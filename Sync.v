==> flow/design.v <==
`timescale 1ns / 1ps
module Sync(
    input clk,
    output reg h_sync,
    output reg v_sync,
    output reg [9:0] pixel_x,
    output reg [9:0] pixel_y,
    output video_on
    );
	parameter 
		Dis_h = 640,
		Ret_h = 96,
		FP_h = 16,
		BP_h = 48;	
	parameter 
		Dis_v = 480,
		Ret_v = 2,
		FP_v = 10,
		BP_v = 33; 
	reg [9:0] h_cntr = 0;  
	reg [9:0] v_cntr = 0;  
	reg h_on = 1;
	reg v_on = 1;
	assign video_on = h_on & v_on;  
	always@(posedge clk) 
		begin
			if(h_cntr < Dis_h)
				pixel_x <= h_cntr;
			else 
				pixel_x <= 0;
			if(v_cntr < Dis_v)
				pixel_y <= v_cntr;
			else
				pixel_y <= 0;
		end
	always@(posedge clk) 
		begin
			h_cntr <= h_cntr + 1;
			if (h_cntr == (Dis_h - 1))
				h_on <= 0;
			if (h_cntr == (Dis_h + FP_h + Ret_h + BP_h + -1))
				begin
					h_cntr <= 0;
					h_on <= 1;
				end
		end
	always@(posedge clk)		
		begin
			if (v_cntr == (Dis_v - 1))
				v_on <= 0;
			else if (v_cntr == (Dis_v + FP_v + BP_v + Ret_v - 1))
			begin
				v_on <= 1;
			end
		end
	always@(posedge clk) 
		begin
			if (h_cntr == (Dis_h +FP_h - 1))
				h_sync <= 0;
			if (h_cntr ==(Dis_h + FP_h + Ret_h - 1))
				h_sync <= 1;
		end
	always@(posedge clk) 
		begin
			if (v_cntr ==(Dis_v + FP_v - 1))
				v_sync <= 0;
			if (v_cntr == (Dis_v + FP_v + Ret_v - 1))
				v_sync <= 1;
		end
	always@(posedge clk)  
		begin
			if (h_cntr == (Dis_h + FP_h + Ret_h + BP_h - 1))
				v_cntr <= v_cntr + 1;
			if (v_cntr == (Dis_v + FP_v + Ret_v + BP_v - 1))
				v_cntr <= 0;
		end
endmodule
Tool chain data of Sync
Tool output for the design above, in the order of the flow. Lines are those of the file above, counted from 1. Operators: Yosys type, input widths -> output width; for muxes data width and select width s. The mark -- stands for no value.

Top: Sync. Clock port: clk. Library: sky130hd. Timing corner: tt_025C_1v80.

After elaboration
Yosys after proc, flatten, opt, wreduce and memory -nomap, before mapping. Enables and synchronous resets that opt folds into registers are not counted as muxes. Memory bits, and registers merged into a memory's read port (data or address), are not among the register bits. Print and check cells are not counted. Equal cells are merged and count once.

Under bits in registers stands 44. Under output and inout port bits stands 23. For cells after elaboration the number is 21.

The entry for equal/unequal tests reads 8. Under bitwise operators stands 1. The entry for $add $sub $neg reads 2. $lt $le $gt $ge: 2.

Operators by type and width (count): $eq 10x10->1 const B (5); $eq 10x9->1 const B (3); $add 10x1->10 const B (2); $lt 10x10->1 const B (1); $lt 10x9->1 const B (1); $and 1x1->1 (1).

Depth
Yosys ltp: most cells in a row. Word level: on the elaborated netlist, between registers, memories and ports. Mapped: between sequential cells and ports; inverters and the memories' decode and read muxes count.

The entry for word-level depth reads 1. Under ABC_AREA stands 1. Gate-level depth with buffers: 8. Gate-level depth less buffers: 8.

Mapped cells and area
Yosys stat after the flow's synthesis: flattened, memories mapped to cells. It holds for the ABC_AREA given above (unset counts as 0); a run with the other value may have another netlist. The area totals of this step are shown rounded.

Cell types: sky130_fd_sc_hd__dfxtp_1 (count 44, total area 880.845 µm²); sky130_fd_sc_hd__nand2_1 (count 56, total area 210.202 µm²); sky130_fd_sc_hd__inv_1 (count 39, total area 146.39 µm²); sky130_fd_sc_hd__nor2_1 (count 29, total area 108.854 µm²); sky130_fd_sc_hd__xor2_1 (count 6, total area 52.55 µm²); sky130_fd_sc_hd__ha_1 (count 4, total area 50.048 µm²); sky130_fd_sc_hd__a21oi_1 (count 9, total area 45.043 µm²); sky130_fd_sc_hd__nand3_1 (count 9, total area 45.043 µm²); sky130_fd_sc_hd__nand4_1 (count 7, total area 43.792 µm²); sky130_fd_sc_hd__o21ai_0 (count 8, total area 40.038 µm²); sky130_fd_sc_hd__nand3_2 (count 2, total area 20.019 µm²); sky130_fd_sc_hd__nor3_1 (count 4, total area 20.019 µm²); sky130_fd_sc_hd__nor2_2 (count 3, total area 18.768 µm²); sky130_fd_sc_hd__nand3_4 (count 1, total area 17.517 µm²); sky130_fd_sc_hd__xnor2_1 (count 2, total area 17.517 µm²); sky130_fd_sc_hd__nor3_4 (count 1, total area 16.266 µm²); sky130_fd_sc_hd__nand2_2 (count 2, total area 12.512 µm²); sky130_fd_sc_hd__buf_6 (count 1, total area 11.261 µm²).

Not listed: further types 8, cells in them 8.

For flip-flops the number is 44. Under buffers stands 3. The figure for area of sequential cells is 881 µm². The entry for mapped cells reads 235. The figure for mapped area is 1800 µm².

Path before layout
OpenSTA on the mapped netlist: ideal clock, no wires. The path of least setup slack (recovery checks aside). Input and output delay are each 20% of the period. Register names are those of the netlist, which keeps one name where synthesis merged equal registers.

Kind: reg-to-reg. Start point: register h_cntr[0]. End point: register v_cntr[0]. Path slack: 0.581 ns. The figure for clock period is 1.81 ns. Delay of the path: 1.228 ns. Under arrival time stands 1.096 ns. The entry for driving pins on the path reads 7. The entry for time at the first pin reads 0.000 ns. The figure for setup time is 0.132 ns. Data required time: 1.678 ns. The entry for synthesis period reached reads 1.229 ns.

"delay of the path" is the arrival time less input delay plus setup time. "driving pins on the path" counts driving pins, that of a launching flip-flop among them; a cell with two outputs on the path counts twice. "synthesis period reached" is the clock period less the worst setup slack; recovery checks do not enter. This is arithmetic on one report: input and output delays are still those of the set period (20% each). The rows between start and end are the longest chain of elaborated cells between them; the timing report does not say that the signal goes this way. Where chains are equally long, one stands for them. A line is the first line of the expression or statement that the cell stems from. Yosys adds cells for indexed reads and writes and turns some case tables into memories.

Cells stage by stage: sky130_fd_sc_hd__dfxtp_1 sky130_fd_sc_hd__ha_1 sky130_fd_sc_hd__nand3_4 sky130_fd_sc_hd__clkinv_2 sky130_fd_sc_hd__nand4_1 sky130_fd_sc_hd__nand2_1 sky130_fd_sc_hd__a21oi_1. For length of the longest elaborated chain the number is 1. Elaborated cells between the ends (all ways): 1. Those cells by class: eq/ne: 1.

Ends and longest elaborated chain, post-synthesis: from (decl) (line 20) `reg [9:0] h_cntr = 0;`; from (assign) (line 38) `h_cntr <= h_cntr + 1;`; from (assign) (line 43) `h_cntr <= 0;`; $eq 10x10->1 (line 72) `if (h_cntr == (Dis_h + FP_h + Ret_h + BP_h - 1))`; to (assign) (line 73) `v_cntr <= v_cntr + 1;`; to (assign) (line 75) `v_cntr <= 0;`; to (decl) (line 21) `reg [9:0] v_cntr = 0;`.

Worst path after layout
Path of least setup slack in the final report of stored run 1 (OpenROAD, finished layout, wires in). Where an end is a register, its clock arrival counts in the times.

Kind: reg-to-reg. Start point: register h_cntr[0]. End point: register v_cntr[0]. The entry for time at the first pin reads 0.29 ns. The figure for clock period is 1.25 ns. Path slack: -0.06 ns. The entry for driving pins on the path reads 6. Under arrival time stands 1.55 ns. Data required time: 1.48 ns. The figure for setup time is 0.06 ns.

The rows between start and end are the longest chain of elaborated cells between them; the timing report does not say that the signal goes this way. Where chains are equally long, one stands for them.

Cells stage by stage: sky130_fd_sc_hd__dfxtp_4 sky130_fd_sc_hd__ha_4 sky130_fd_sc_hd__nand3_4 sky130_fd_sc_hd__nor3_4 sky130_fd_sc_hd__nand2_1 sky130_fd_sc_hd__a21oi_2. For length of the longest elaborated chain the number is 1. Elaborated cells between the ends (all ways): 1. Those cells by class: eq/ne: 1.

Ends and longest elaborated chain, after layout: from (decl) (line 20) `reg [9:0] h_cntr = 0;`; from (assign) (line 38) `h_cntr <= h_cntr + 1;`; from (assign) (line 43) `h_cntr <= 0;`; $eq 10x10->1 (line 72) `if (h_cntr == (Dis_h + FP_h + Ret_h + BP_h - 1))`; to (assign) (line 73) `v_cntr <= v_cntr + 1;`; to (assign) (line 75) `v_cntr <= 0;`; to (decl) (line 21) `reg [9:0] v_cntr = 0;`.

## Implementation results

Record of 2 stored runs of the RTL-to-layout flow on Sync, platform sky130hd. The runs are unordered. Constraints: input delay and output delay 20% of the set period each, output load 0.01 pF. "achieved clock period" means the clock period less the worst setup slack. The figure is calculated, with input and output delays left at 20% of the set period. By "allowed time less slack (worst setup path)" is meant the share of the clock period that the worst setup path is allowed (20% is reserved at inputs, 20% at outputs), minus its slack. Clock arrival times at its registers enter into it. "total design power" rests on the timing tool's default activity at the inputs, not on a simulated workload. Results are given in rounded form.

Stored run 1 has these settings: period_ns 1.25; CORE_UTILIZATION 22; PLACE_DENSITY 0.89; CORE_MARGIN 10; ABC_AREA 1; GPL_TIMING_DRIVEN 0; GPL_ROUTABILITY_DRIVEN 1; CAP_MARGIN 10; SLEW_MARGIN 20. The chip area after synthesis (Yosys) reads 1800 µm². The die footprint stands at 12200 µm². The standard-cell area after routing comes to 2500 µm². The measured utilization after layout is 31.9%. The worst slack on setup checks stands at -0.065 ns. The setup TNS stands at -0.319 ns. The lowest hold slack comes to 0.477 ns. The total design power comes to 2310 uW. The achieved clock period stands at 1.315 ns. The allowed time less slack (worst setup path) comes to 1.31 ns. Type of the worst setup path: reg-to-reg.

Stored run 2 has these settings: period_ns 1.58; CORE_UTILIZATION 19; SETUP_SLACK_MARGIN 0.03; PLACE_DENSITY_LB_ADDON 0.09; CELL_PAD_IN_SITES_GLOBAL_PLACEMENT 3; CELL_PAD_IN_SITES_DETAIL_PLACEMENT 2; SLEW_MARGIN 0; MIN_ROUTING_LAYER met1; MAX_ROUTING_LAYER met5; CAP_MARGIN 20; CORE_MARGIN 2. The chip area after synthesis (Yosys) reads 1640 µm². The die footprint stands at 9410 µm². The standard-cell area after routing comes to 2290 µm². The measured utilization after layout is 27.6%. The worst slack on setup checks stands at 0.112 ns. The setup TNS stands at 0.000 ns. The lowest hold slack comes to 0.461 ns. The total design power comes to 1790 uW. The achieved clock period stands at 1.468 ns. The allowed time less slack (worst setup path) comes to 1.15 ns. Type of the worst setup path: reg-to-output.
