==> flow/design.v <==
`timescale 1ns / 1ps
module Handler(
    input video_on,
    input clk,
    input h_sync,
    input v_sync,
    input [9:0] function_out,
    input change_command,
	 input [9:0] pixel_x,
	 input [9:0] pixel_y,
	 input [8:0] RAM1_out,
	 input [8:0] RAM2_out,
	 input [9:0] fft_out_abs,
	 input fft_data_valid,
	 output tick_640k,
	 output reg [8:0] RAM1_In = 0,
	 output reg [9:0] RAM1_address = 0,
	 output reg RAM1_wr_en = 0,
	 output reg [8:0] RAM2_In = 0,
	 output reg [9:0] RAM2_address = 0,
	 output reg RAM2_wr_en = 0,
	 output reg [2:0] rgb = 0
    );
wire change_happening;
reg change_done = 0;
reg fft_sampling = 0; 
reg RAM1_changing = 0;
reg RAM2_changing = 0;
assign change_happening = RAM1_changing | RAM2_changing;
	parameter ClkFrequency = 24_000_000;  
	parameter Baud = 640_000;
	parameter BaudGeneratorAccWidth = 16;
	parameter BaudGeneratorInc = ((Baud<<(BaudGeneratorAccWidth-8)))/(ClkFrequency>>8);
	reg [BaudGeneratorAccWidth:0] BaudGeneratorAcc = 0;
	always @(posedge clk)
	  BaudGeneratorAcc <= BaudGeneratorAcc[BaudGeneratorAccWidth-1:0] + BaudGeneratorInc;
	assign tick_640k = BaudGeneratorAcc[BaudGeneratorAccWidth];
always @(posedge clk) begin
        if (change_command == 1 && change_happening == 0)begin
                RAM1_changing <= 1;
					 RAM2_changing <= 1;
                RAM1_wr_en <= 1;
					 RAM2_wr_en <= 1;
        end
		  if(change_happening == 1 && fft_data_valid == 1 && fft_sampling == 0)
						fft_sampling <= 1;
		if ( video_on == 1 && change_happening == 0)begin
				if(pixel_x < 639 && pixel_y < 239)begin
						RAM1_address <= pixel_x + 1;
						if(pixel_y == RAM1_out)begin
								rgb <= 3'b111;
						end
						else if (pixel_y != RAM1_out)begin
								rgb <= 3'b000;
						end
				end
				else if(pixel_x < 639 && pixel_y >= 239)begin
						RAM2_address <= pixel_x + 1;
						if(pixel_y == RAM2_out)begin
									rgb <= 3'b111;
						end
						else if (pixel_y != RAM1_out)begin
								rgb <= 3'b000;
						end
				end
				else if (pixel_x >= 639)begin
						RAM1_address <= 0;
						RAM2_address <= 0;
				end
			end
		else if (change_happening == 1)
				rgb <= 3'b000;
        if(RAM1_changing == 1 && tick_640k == 1) begin
                if(RAM1_address < 639) begin
                        RAM1_address <= RAM1_address + 1;
                        RAM1_In <= 120-( (function_out >> 2) - 25);
                end
                else if (RAM1_address == 639) begin
                        RAM1_address <= 0;
								RAM1_wr_en <= 0 ;
								RAM1_changing <= 0 ;
                end
        end
			if(RAM2_changing == 1 && fft_sampling == 1)begin
					if(RAM2_address < 639)begin
								RAM2_address <= RAM2_address + 1;
                        RAM2_In <= 320-( (fft_out_abs >> 2) - 25);
                end
                else if (RAM2_address == 639) begin
                        RAM2_address <= 0;
								fft_sampling  <= 0;
								RAM2_wr_en <= 0;
								RAM2_changing <= 0;
                end
        end		
        if(change_done == 1)
                change_done <= 0;
end
endmodule
# Step by step through the tools: Handler
# Tool output for the design above, in the order of the flow.
# Line numbers count from 1 in the design file above.
# The mark -- stands for no value.
[setup]
design = "Handler"
clk_port = "clk"
library = "sky130hd"
corner = "tt_025C_1v80"

# Elaborated design
# Counts by Yosys on the flattened word-level netlist (proc, flatten, opt, wreduce; memories kept). Register bits leave out memories and registers merged into their read ports (data or address). Print and check cells are left out. Cells with the same type and inputs are merged into one.
[word_totals]
wordCells = 87
register_bits = 63
in_bits = 64
output_inout_bits = 44
[classes]
bitwise = 3
reduce_logical = 12
n_eq = 6
cmp = 6
muxes = 41
add_sub_neg = 8
[ops]
columns = ["cell", "n"]
rows = [
  ["2-to-1 mux 10 bit", 14],
  ["adder 10 x 1 -> 10 bit with constant B", 3],
  ["< comparator 10 bit with constant B", 3],
  ["2-to-1 mux 3 bit", 7],
  ["== test 10 bit with constant B", 2],
  ["== test 10 x 9 -> 1 bit", 2],
  ["2-to-1 mux 1 bit", 20],
  ["subtractor 8 x 5 -> 9 bit with constant B", 2],
  ["adder 16 x 11 -> 17 bit with constant B", 1],
  [">= comparator 10 bit with constant B", 1],
  [">= comparator 10 x 8 -> 1 bit with constant B", 1],
  ["< comparator 10 x 8 -> 1 bit with constant B", 1],
  ["!= test 10 x 9 -> 1 bit", 1],
  ["subtractor 8 x 9 -> 9 bit with constant A", 1],
  ["subtractor 9 bit with constant A", 1],
  ["logical AND 1 bit", 8],
  ["AND reduction 2 bit", 3],
  ["!= test 3 x 1 -> 1 bit with constant B", 1],
  ["inverter 1 bit", 2],
  ["nonzero test 2 bit", 1],
  ["bitwise OR 1 bit", 1],
]

# Longest topological paths
# Yosys ltp: most cells in a row. Word level: on the elaborated netlist, between registers, memories and ports. Mapped: between sequential cells and ports; inverters and the memories' decode and read muxes count.
[logic_depth]
word_depth = 8
abc_area = 1
ltp_mapped = 13
ltp_nobuf = 13

# Synthesis result
# Source: synth_stat.txt of the flow (Yosys; design flattened, memories mapped). It holds for the ABC_AREA given above (unset counts as 0); a run with the other value may have another netlist.
# The area totals of this step are shown rounded.
[by_type]
columns = ["cell_type", "n", "type_area_um2"]
rows = [
  ["sky130_fd_sc_hd__dfxtp_1", 42, 840.806],
  ["sky130_fd_sc_hd__edfxtp_1", 21, 630.605],
  ["sky130_fd_sc_hd__nand2_1", 121, 454.186],
  ["sky130_fd_sc_hd__inv_1", 78, 292.781],
  ["sky130_fd_sc_hd__xor2_1", 28, 245.235],
  ["sky130_fd_sc_hd__nor2_1", 52, 195.187],
  ["sky130_fd_sc_hd__nand3_1", 37, 185.178],
  ["sky130_fd_sc_hd__a21oi_1", 25, 125.12],
  ["sky130_fd_sc_hd__xnor2_1", 12, 105.101],
  ["sky130_fd_sc_hd__o21ai_0", 17, 85.082],
  ["sky130_fd_sc_hd__ha_1", 6, 75.072],
  ["sky130_fd_sc_hd__nand2_2", 8, 50.048],
  ["sky130_fd_sc_hd__nand4_1", 8, 50.048],
  ["sky130_fd_sc_hd__o22ai_1", 6, 37.536],
  ["sky130_fd_sc_hd__nor3_1", 7, 35.034],
  ["sky130_fd_sc_hd__o21ai_1", 7, 35.034],
  ["sky130_fd_sc_hd__buf_6", 2, 22.522],
  ["sky130_fd_sc_hd__nand2_4", 2, 22.522],
]
# Not listed: further types 17, cells in them 28.
[mapped]
n_buf = 3
sequential_area_um2 = 1470
area_um2 = 3690
ff_cells = 63
mapped_cells = 507

# Timing after synthesis
# OpenSTA on the mapped netlist: ideal clock, no wires. The path of least setup slack (recovery checks aside). Input and output delay are each 20% of the period. Register names are those of the netlist, which keeps one name where synthesis merged equal registers.
[synth_path]
kind = "input-to-reg"
startpoint = "input port pixel_x[0]"
endpoint = "register RAM1_address[1]"
driving_pins = 13
delay_ns = 1.060
setup_slack_ns = 2.228
launch_ns = 0.822
t_arrival_ns = 1.768
in_delay_ns = 0.822
path_buffers = 1
period_ns = 4.11
required_ns = 3.996
setup_time_ns = 0.114
synth_period_reached_ns = 1.882
# "delay_ns" is the arrival time less input delay plus setup time.
# "driving_pins": output pins that drive a net of the path, with the launching flip-flop's if there is one; two outputs of one cell count as two.
# "synth_period_reached_ns" is the clock period less the worst setup slack; recovery checks do not enter. This is arithmetic on one report: input and output delays are still those of the set period (20% each).
# Between the ends stands the longest chain of elaborated cells between them, by number of cells; it is not shown to be the way that was timed. Of several equally long chains one is given.
# Each line given opens the expression or statement behind the cell; cells for indexed reads and writes are added by Yosys, which also makes memories of some case tables.
# A register here has more assigning lines than the two given.
[synth_between]
path_cell_list = "sky130_fd_sc_hd__ha_1 sky130_fd_sc_hd__nand2_1 sky130_fd_sc_hd__inv_2 sky130_fd_sc_hd__nand3_2 sky130_fd_sc_hd__nand2_1 sky130_fd_sc_hd__nand2_2 sky130_fd_sc_hd__buf_6 sky130_fd_sc_hd__nand2_4 sky130_fd_sc_hd__nand2_4 sky130_fd_sc_hd__inv_2 sky130_fd_sc_hd__nand2_1 sky130_fd_sc_hd__nand3_1 sky130_fd_sc_hd__nand2_1"
elab_chain_cells = 8
cells_between = 12
classes_between = "add/sub: 1; compare: 2; mux: 7; reduce/logical: 2"
[synth_lines]
columns = ["element", "line_no", "source"]
rows = [
  ["from (decl)", 9, "input [9:0] pixel_x,"],
  [">= comparator 10 bit", 66, "else if (pixel_x >= 639)begin"],
  ["2-to-1 mux 10 bit", 66, ""],
  ["2-to-1 mux 10 bit", 57, "else if(pixel_x < 639 && pixel_y >= 239)begin"],
  ["2-to-1 mux 10 bit", 48, "if(pixel_x < 639 && pixel_y < 239)begin"],
  ["2-to-1 mux 10 bit", 47, "if ( video_on == 1 && change_happening == 0)begin"],
  ["2-to-1 mux 10 bit", 78, "else if (RAM1_address == 639) begin"],
  ["2-to-1 mux 10 bit", 74, "if(RAM1_address < 639) begin"],
  ["2-to-1 mux 10 bit", 73, "if(RAM1_changing == 1 && tick_640k == 1) begin"],
  ["to (assign)", 49, "RAM1_address <= pixel_x + 1;"],
  ["to (assign)", 75, "RAM1_address <= RAM1_address + 1;"],
  ["to (decl)", 17, "output reg [9:0] RAM1_address = 0,"],
]

# Record of 2 stored runs of the RTL-to-layout flow on Handler, platform sky130hd. The runs are unordered. Constraints: input delay and output delay 20% of the set period each, output load 0.01 pF.

[[run]]
name = "run 1"
[run.settings]
period_ns = 1.37
CORE_UTILIZATION = 39
CORE_ASPECT_RATIO = 0.82
CELL_PAD_IN_SITES_GLOBAL_PLACEMENT = 0
CELL_PAD_IN_SITES_DETAIL_PLACEMENT = 2
TNS_END_PERCENT = 15
ABC_AREA = 1
CAP_MARGIN = 20
CORE_MARGIN = 2
SLEW_MARGIN = 20
[run.results]
outcome = "not finished: placement ended with error DPL-0033"

[[run]]
name = "run 2"
[run.settings]
period_ns = 3.07
CORE_UTILIZATION = 64
SETUP_SLACK_MARGIN = -0.26
CORE_MARGIN = 7
CELL_PAD_IN_SITES_GLOBAL_PLACEMENT = 2
CELL_PAD_IN_SITES_DETAIL_PLACEMENT = 1
GPL_TIMING_DRIVEN = 1
CTS_CLUSTER_DIAMETER = 193
SLEW_MARGIN = 30
CAP_MARGIN = 20
[run.results]
outcome = "not finished: placement ended with error GPL-0301"
